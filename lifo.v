==> flow/design.v <==
module lifo 
#(
    parameter LIFO_SIZE=6,
    parameter DATA_W=10
)
(
    input write,
    input [DATA_W-1:0]datain,
    input read,
    input clk,
    input reset,
    output [DATA_W-1:0]dataout,
    output val,
    output full
);
reg [$clog2(DATA_W) + ($clog2(DATA_W) != $clog2(DATA_W))-1:0] addr = 'b0;
reg [DATA_W-1:0] data;
reg [31:0] mem [LIFO_SIZE-1:0];
assign dataout = data;
assign full = addr == LIFO_SIZE;
assign val = addr == 0;
always @ (posedge clk) begin
    if (reset) begin
        addr = 0;
    end
    if (read & write) begin
        data <= datain;
    end
    else if (write) begin
        mem[addr] <= datain;
        addr <= addr + 1;
        data <= datain;
    end
    else if (read) begin
        addr <= addr - 1;
        data <= mem[addr - 1];
    end
end
endmodule
Tool chain data of lifo
The steps from the RTL of lifo to its reports follow in flow order.
Lines are those of the file above, counted from 1.
Library cell names are shortened.
The mark - stands for no value.
Set-up
  design top: lifo
  clock port: clk
  standard-cell library: sky130hd
  timing corner: tt_025C_1v80

Word level
Yosys after proc, flatten, opt, wreduce and memory -nomap, before mapping. Memory bits, and registers merged into a memory's read port (data or address), are not among the register bits. Print and check cells are not counted. Equal cells are merged and count once.
Yosys's memory passes give these memory sizes; they may raise the number of words (mostly to a power of two), join words into wider ones and drop unused or constant bits.
Storage and ports
  output and inout bits: 12
  flip-flop bits (word level): 14
  word-level cells: 22
  memories: 1
  bits in writable memories: 192
  bits of input ports: 14
Operators by class
  bitwise operators: 1
  mux-type cells: 13
  reduce/logical cells: 2
  $add $sub $neg: 2
  equal/unequal tests: 1
Memory list
  mem: depth 6, bits a word 32, read ports 1, write ports 1, RTL line 18  | reg [31:0] mem [LIFO_SIZE-1:0];
Operators by type and width (count)
  32-bit two-way mux: 2
  10-bit two-way mux: 3
  4-bit two-way mux: 4
  3-bit two-way mux: 2
  4-bit by 1-bit adder with 4-bit output (second input constant): 1
  4-bit by 1-bit subtractor with 4-bit output (second input constant): 1
  4-bit by 3-bit == test with 1-bit output (second input constant): 1
  4-bit zero test: 1
  3-bit nonzero test: 1
  1-bit two-way mux: 2
  1-bit AND: 1

Longest topological paths
Depth = most cells in a row (Yosys ltp): at word level without a register or memory, in the mapped netlist without a sequential cell, where the memories' decode and read muxes count.
Depth
  depth in word-level cells: 5
  ABC_AREA: 0
  gate-level depth with buffers: 10
  mapped depth without buffers: 7

Mapped cells and area
The flow's flattened synthesis, as Yosys stat reports it; memories are mapped. The netlist is that of the ABC_AREA named above (0 if unset); the other value can give another one.
Mapped netlist
  flip-flop cells: 74
  buffer cells: 9
  cell count: 183
  cell area after synthesis: 3009.1 µm²
Cell types (count)
  edfxtp_1: 70
  mux4_1: 5
  nor3_1: 23
  mux4_2: 5
  dfxtp_1: 4
  o22ai_1: 10
  nor2_1: 16
  nor2b_1: 5
  nor4_1: 5
  ha_1: 2
  a22oi_1: 3
  buf_6: 2
  buf_12: 1
  clkbuf_1: 5
  inv_1: 5
  nand2_1: 5
  xnor2_1: 2
  xnor2_2: 1
Not listed: further types 12, cells in them 14.

Worst setup path after synthesis
OpenSTA on the mapped netlist: ideal clock, no wires. The path of least setup slack (recovery checks aside). Input and output delay are each 20% of the period. Register names are those of the netlist, which keeps one name where synthesis merged equal registers.
Timing after synthesis
  kind: input port to flip-flop
  start: input port reset
  end: memory mem[3][0]
  stages on the path: 5
  slack: -0.066 ns
  arrival time: 1.963 ns
  input delay: 0.460 ns
  path delay: 1.907 ns
  period: 2.3 ns
  buffers on the path: 2
  synthesis period reached: 2.366 ns
"path delay" is the arrival time less input delay plus setup time.
"stages on the path": output pins that drive a net of the path, with the launching flip-flop's if there is one; two outputs of one cell count as two.
"synthesis period reached" is the clock period less the worst setup slack; recovery checks do not enter. This is arithmetic on one report: input and output delays are still those of the set period (20% each).
Between the ends stands the longest chain of elaborated cells between them, by number of cells; it is not shown to be the way that was timed. Of several equally long chains one is given.
Each line given opens the expression or statement behind the cell; cells for indexed reads and writes are added by Yosys, which also makes memories of some case tables.
On the way, after synthesis
  cell sequence: nor2b_4 buf_6 buf_12 inv_1 nor4_1
  length of the longest elaborated chain: 3
Ends and longest elaborated chain, after synthesis
  start: declaration: RTL line 11  | input reset,
  4-bit two-way mux: RTL line 23  | if (reset) begin
  3-bit two-way mux: RTL line 29  | else if (write) begin
  3-bit two-way mux: RTL line 26  | if (read & write) begin
  end: declaration: RTL line 18  | reg [31:0] mem [LIFO_SIZE-1:0];

Worst path after layout
From the final timing report of run A: the path of least setup slack in the routed layout; clock arrival at registers is part of the times.
Timing post-layout
  kind: flip-flop to flip-flop
  start: register addr[0]
  end: register data[7]
  period: 1.35 ns
  slack: -0.53 ns
  stages on the path: 8
  buffers on the path: 2
  arrival time: 1.96 ns
Between the ends stands the longest chain of elaborated cells between them, by number of cells; it is not shown to be the way that was timed. Of several equally long chains one is given.
A memory read counts as a cell of the chain, while the word-level depth stops at memories.
A register here has more assigning lines than the two given.
On the way, post-layout
  cell sequence: dfxtp_2 nor2b_4 buf_12 ha_4 buf_8 mux4_2 nor3_4 nor3_2
  length of the longest elaborated chain: 6
Ends and longest elaborated chain, post-layout
  start: declaration: RTL line 16  | reg [$clog2(DATA_W) + ($clog2(DATA_W) != $clog2(DATA_W))-1:0] addr = 'b0;
  start: assignment: RTL line 31  | addr <= addr + 1;
  start: assignment: RTL line 35  | addr <= addr - 1;
  4-bit two-way mux: RTL line 23  | if (reset) begin
  4-bit by 1-bit subtractor with 4-bit output: RTL line 36  | data <= mem[addr - 1];
  memory 6 x 32 bit: RTL line 18  | reg [31:0] mem [LIFO_SIZE-1:0];
  10-bit two-way mux: RTL line 34  | else if (read) begin
  10-bit two-way mux: RTL line 29  | else if (write) begin
  10-bit two-way mux: RTL line 26  | if (read & write) begin
  end: assignment: RTL line 27  | data <= datain;
  end: assignment: RTL line 32  | data <= datain;
  end: declaration: RTL line 17  | reg [DATA_W-1:0] data;

FLOW RESULTS
============

Flow measurements of lifo on sky130hd: 2 stored runs with different settings, listed in no order. Input and output delays are each 20% of the period that was set; the output load is 0.01 pF.
"reached clock period" means the clock period less the worst setup slack. The figure is calculated, with input and output delays left at 20% of the set period.
"critical setup path time" is the time allowed to the run's worst setup path (the clock period less input and output delay, where it has them) less its slack. Clock arrival times count: a late capture clock shortens it, a late launch clock lengthens it.
"total power after layout" is the tool's figure for a default switching activity; nothing was simulated.

==> run A: settings <==
{ "period_ns": 1.35, "CORE_UTILIZATION": 24, "SETUP_SLACK_MARGIN": 0.18, "PLACE_DENSITY": 0.36, "CORE_ASPECT_RATIO": 0.57, "CELL_PAD_IN_SITES_GLOBAL_PLACEMENT": 2, "TNS_END_PERCENT": 95, "SLEW_MARGIN": 10, "MIN_ROUTING_LAYER": "met1", "CAP_MARGIN": 20, "CORE_MARGIN": 2 }
==> run A: results <==
die outline area: 13485.5 µm²
post-route utilization: 0.414
sum of negative setup slack: -24.196 ns
cell area after synthesis: 3009.1 µm²
total power after layout: 0.006861 W
standard-cell area after layout: 4987.3 µm²
worst hold slack in the final report: 0.532 ns
worst slack on setup checks: -0.526 ns
reached clock period: 1.876 ns
critical setup path time: 1.88 ns
class of the worst setup path: flip-flop to flip-flop

==> run B: settings <==
{ "period_ns": 1.47, "CAP_MARGIN": 20, "CORE_MARGIN": 2, "CORE_UTILIZATION": 40, "SLEW_MARGIN": 20 }
==> run B: results <==
worst hold slack in the final report: 0.611 ns
critical setup path time: 1.78 ns
class of the worst setup path: flip-flop to flip-flop
cell area after synthesis: 3009.1 µm²
reached clock period: 1.776 ns
post-route utilization: 0.642
worst slack on setup checks: -0.306 ns
total power after layout: 0.005355 W
sum of negative setup slack: -11.511 ns
standard-cell area after layout: 4653.2 µm²
die outline area: 8232.8 µm²
